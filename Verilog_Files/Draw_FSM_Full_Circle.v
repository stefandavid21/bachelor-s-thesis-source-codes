==> flow/design.v <==
`timescale 1ns / 1ps
module Draw_FSM_Full_Circle # 
    (
        parameter x_center = 0,
        parameter y_center = 0,
        parameter radius = 10,
        parameter color = 0   
    )
    (
        input clk,
        input [15:0] horizontal_actual_position,
        input [15:0] vertical_actual_position,
        output [18:0] addr, 
        output reg [11:0] data_out
    );
        reg [11:0] data; 
        reg [31:0] x, y, d; 
    always @(posedge clk)
        begin
            case(color)
                0: data = 12'b000000000000;   
                1: data = 12'b111100000000;   
                2: data = 12'b000011110000;   
                3: data = 12'b000000001111;   
                4: data = 12'b111111111111;   
            endcase    
        end      
   always@(posedge clk)
        begin
            x <= horizontal_actual_position - x_center;
            y <= vertical_actual_position - y_center;
            d <= x*x + y*y - radius*radius;
            if (d <= 0 && d >= -2*radius)
                 data_out <= data;
            else
                 data_out <= 12'b000000000000; 
        end      
      assign addr = (vertical_actual_position * 800) + horizontal_actual_position;     
endmodule
From RTL to reports: Draw_FSM_Full_Circle --
Tool output for the design above, in the order of the flow. Lines are those of the file above, counted from 1. Library cell names are shortened. Not given: n/a
Inputs: design top Draw_FSM_Full_Circle, clock port clk, standard-cell library sky130hd, corner tt_025C_1v80

Word-level counts --
Yosys after proc, flatten, opt, wreduce and memory -nomap, before mapping. Enables and synchronous resets that opt folds into registers are not counted as muxes. Memory bits, and registers merged into a memory's read port (data or address), are not among the register bits. Print and check cells are not counted. Equal cells are merged and count once.
Operators by class: $add $sub $neg 1, $mul 1, div/mod/pow operators 0, $lt $le $gt $ge 0, equality and inequality tests 0, shift-type cells 0, mux-type cells 0, bitwise logic cells 0, reduce/logical cells 0
Operators with widths (number):
- multiplier 16 x 5 -> 14 bit with constant B | 1
- adder 19 x 16 -> 19 bit | 1
Word-level totals: register bits after elaboration 0, bits in latches 0, RAM bits 0, bits in read-only memories 0, word width x clocked read ports 0, memories 0, bits of input ports 33, output and inout port bits 31, elaborated cells 2

Depth --
Yosys ltp: most cells in a row. Word level: on the elaborated netlist, between registers, memories and ports. Mapped: between sequential cells and ports; inverters and the memories' decode and read muxes count.
Depth: depth after elaboration 2, ABC_AREA 0, gate-level depth with buffers 17, depth with buffers taken out 17

After synthesis --
Source: synth_stat.txt of the flow (Yosys; design flattened, memories mapped). It holds for the ABC_AREA given above (unset counts as 0); a run with the other value may have another netlist. The area totals of this step are shown rounded.
Synthesis totals: standard cells after synthesis 189, synthesis area 1500 µm², area of sequential cells 0.0 µm², mapped flip-flops 0, buffers 17
Cell types:
- ha_1 | number 41, area in all 512.992 µm²
- fa_1 | number 9, area in all 180.173 µm²
- xnor2_1 | number 18, area in all 157.651 µm²
- buf_4 | number 17, area in all 127.622 µm²
- inv_1 | number 34, area in all 127.622 µm²
- a21oi_1 | number 8, area in all 40.038 µm²
- o21ai_0 | number 7, area in all 35.034 µm²
- xor2_1 | number 4, area in all 35.034 µm²
- nor2_1 | number 9, area in all 33.782 µm²
- a21o_1 | number 4, area in all 30.029 µm²
- nor2b_1 | number 4, area in all 25.024 µm²
- o21a_1 | number 3, area in all 22.522 µm²
- xnor3_1 | number 1, area in all 22.522 µm²
- nand3_1 | number 4, area in all 20.019 µm²
- nand2b_1 | number 3, area in all 18.768 µm²
- a21oi_2 | number 2, area in all 17.517 µm²
- a211oi_1 | number 2, area in all 15.014 µm²
- nor3_1 | number 3, area in all 15.014 µm²
Other cell types: 14; their cells: 16.

Path before layout --
Source: OpenSTA report_checks on the synthesized netlist (no wires, ideal clock, input and output delay 20% of the period each), path of least setup slack; recovery checks are left aside. Register names are those of the netlist, which keeps one name where synthesis merged equal registers.
Path after synthesis: path kind input -> output, from input vertical_actual_position[2], to output addr[18], period 5730 ps, input delay 1146 ps, output delay 1146 ps, time at the first pin 1146 ps, data arrival time 4471 ps, data required time 4584 ps, setup slack 113 ps, delay of the path 3325 ps, stages on the path 14, buffers on the path 0, synthesis period reached 5617 ps
"delay of the path" is the arrival time less input delay plus setup time. A path that ends at an output port has no setup time. "stages on the path" counts driving pins, that of a launching flip-flop among them; a cell with two outputs on the path counts twice. "synthesis period reached" is the clock period less the worst setup slack; recovery checks do not enter. This is arithmetic on one report: input and output delays are still those of the set period (20% each). The rows between start and end are the longest chain of elaborated cells between them; the timing report does not say that the signal goes this way. Where chains are equally long, one stands for them. A line is the first line of the expression or statement that the cell stems from. Yosys adds cells for indexed reads and writes and turns some case tables into memories.
Between the ends, after synthesis: cells stage by stage ha_1 > ha_1 > fa_1 > ha_1 > a21oi_1 > nor2b_1 > nor3_1 > nor2_1 > ha_1 > a21o_1 > a21o_1 > a221o_1 > nand3b_1 > xnor3_1, cells in the longest elaborated chain 2, elaborated cells on any way between the ends 2, source lines of those cells 1, classes of those cells add/sub: 1; mul: 1
Ends and longest elaborated chain, after synthesis:
- start: declaration | RTL line 12 | input [15:0] vertical_actual_position,
- multiplier 16 x 5 -> 14 bit | RTL line 38 | assign addr = (vertical_actual_position * 800) + horizontal_actual_position;
- adder 19 x 16 -> 19 bit | RTL line 38
- end: declaration | RTL line 13 | output [18:0] addr,

Path in the finished layout --
From the final timing report of flow run A: the path of least setup slack in the routed layout; clock arrival at registers is part of the times. The report prints the path's times to 10 ps; the period is as set.
Path after layout: path kind input -> output, from input vertical_actual_position[1], to output addr[18], period 6010 ps, input delay 1200 ps, output delay 1200 ps, time at the first pin 1200 ps, data arrival time 4750 ps, data required time 4810 ps, setup slack 60 ps, stages on the path 19, buffers on the path 4
The rows between start and end are the longest chain of elaborated cells between them; the timing report does not say that the signal goes this way. Where chains are equally long, one stands for them.
Between the ends, after layout: cells stage by stage clkdlybuf4s15_1 > buf_4 > ha_2 > ha_1 > ha_2 > fa_2 > a21oi_4 > buf_4 > o21ai_4 > o21a_1 > nor2_2 > xnor2_2 > ha_4 > nand3_2 > nor2_1 > a221o_1 > nand3b_1 > xnor3_1 > buf_2, cells in the longest elaborated chain 2, elaborated cells on any way between the ends 2, source lines of those cells 1, classes of those cells add/sub: 1; mul: 1
Ends and longest elaborated chain, after layout:
- start: declaration | RTL line 12 | input [15:0] vertical_actual_position,
- multiplier 16 x 5 -> 14 bit | RTL line 38 | assign addr = (vertical_actual_position * 800) + horizontal_actual_position;
- adder 19 x 16 -> 19 bit | RTL line 38
- end: declaration | RTL line 13 | output [18:0] addr,

==> runs of Draw_FSM_Full_Circle <==
Measured data: module Draw_FSM_Full_Circle, platform sky130hd, 2 stored runs of the flow under differing settings, order arbitrary. Input and output delays are each 20% of the period that was set; the output load is 0.01 pF.
"worst setup path time" = time allowed to the worst setup path (clock period - input delay - output delay, where it has them) - its slack; a late launch clock adds to it, a late capture clock takes from it.
"power" rests on the timing tool's default activity at the inputs, not on a simulated workload.
"worst setup path time" is known to 10 ps.
Measured values are rounded.
[flow run A] settings: period_ns=6.01, CORE_UTILIZATION=56, CAP_MARGIN=20, CORE_MARGIN=2, SLEW_MARGIN=20
[flow run A] result: chip area after synthesis (Yosys) 1500 µm², die area 3200 µm², utilization 0.92, worst setup slack after layout 58 ps, worst hold slack 2400 ps, power 880 µW, worst setup path time 3550 ps, worst setup path kind input -> output
[flow run B] settings: period_ns=8.39, CORE_UTILIZATION=32, PLACE_DENSITY_LB_ADDON=0.12, CELL_PAD_IN_SITES_GLOBAL_PLACEMENT=3, CELL_PAD_IN_SITES_DETAIL_PLACEMENT=2, ABC_AREA=0, GPL_TIMING_DRIVEN=0, SLEW_MARGIN=30, CAP_MARGIN=20, CORE_MARGIN=2
[flow run B] result: chip area after synthesis (Yosys) 1500 µm², die area 5400 µm², utilization 0.45, worst setup slack after layout 470 ps, worst hold slack 3900 ps, power 470 µW, worst setup path time 4570 ps, worst setup path kind input -> output
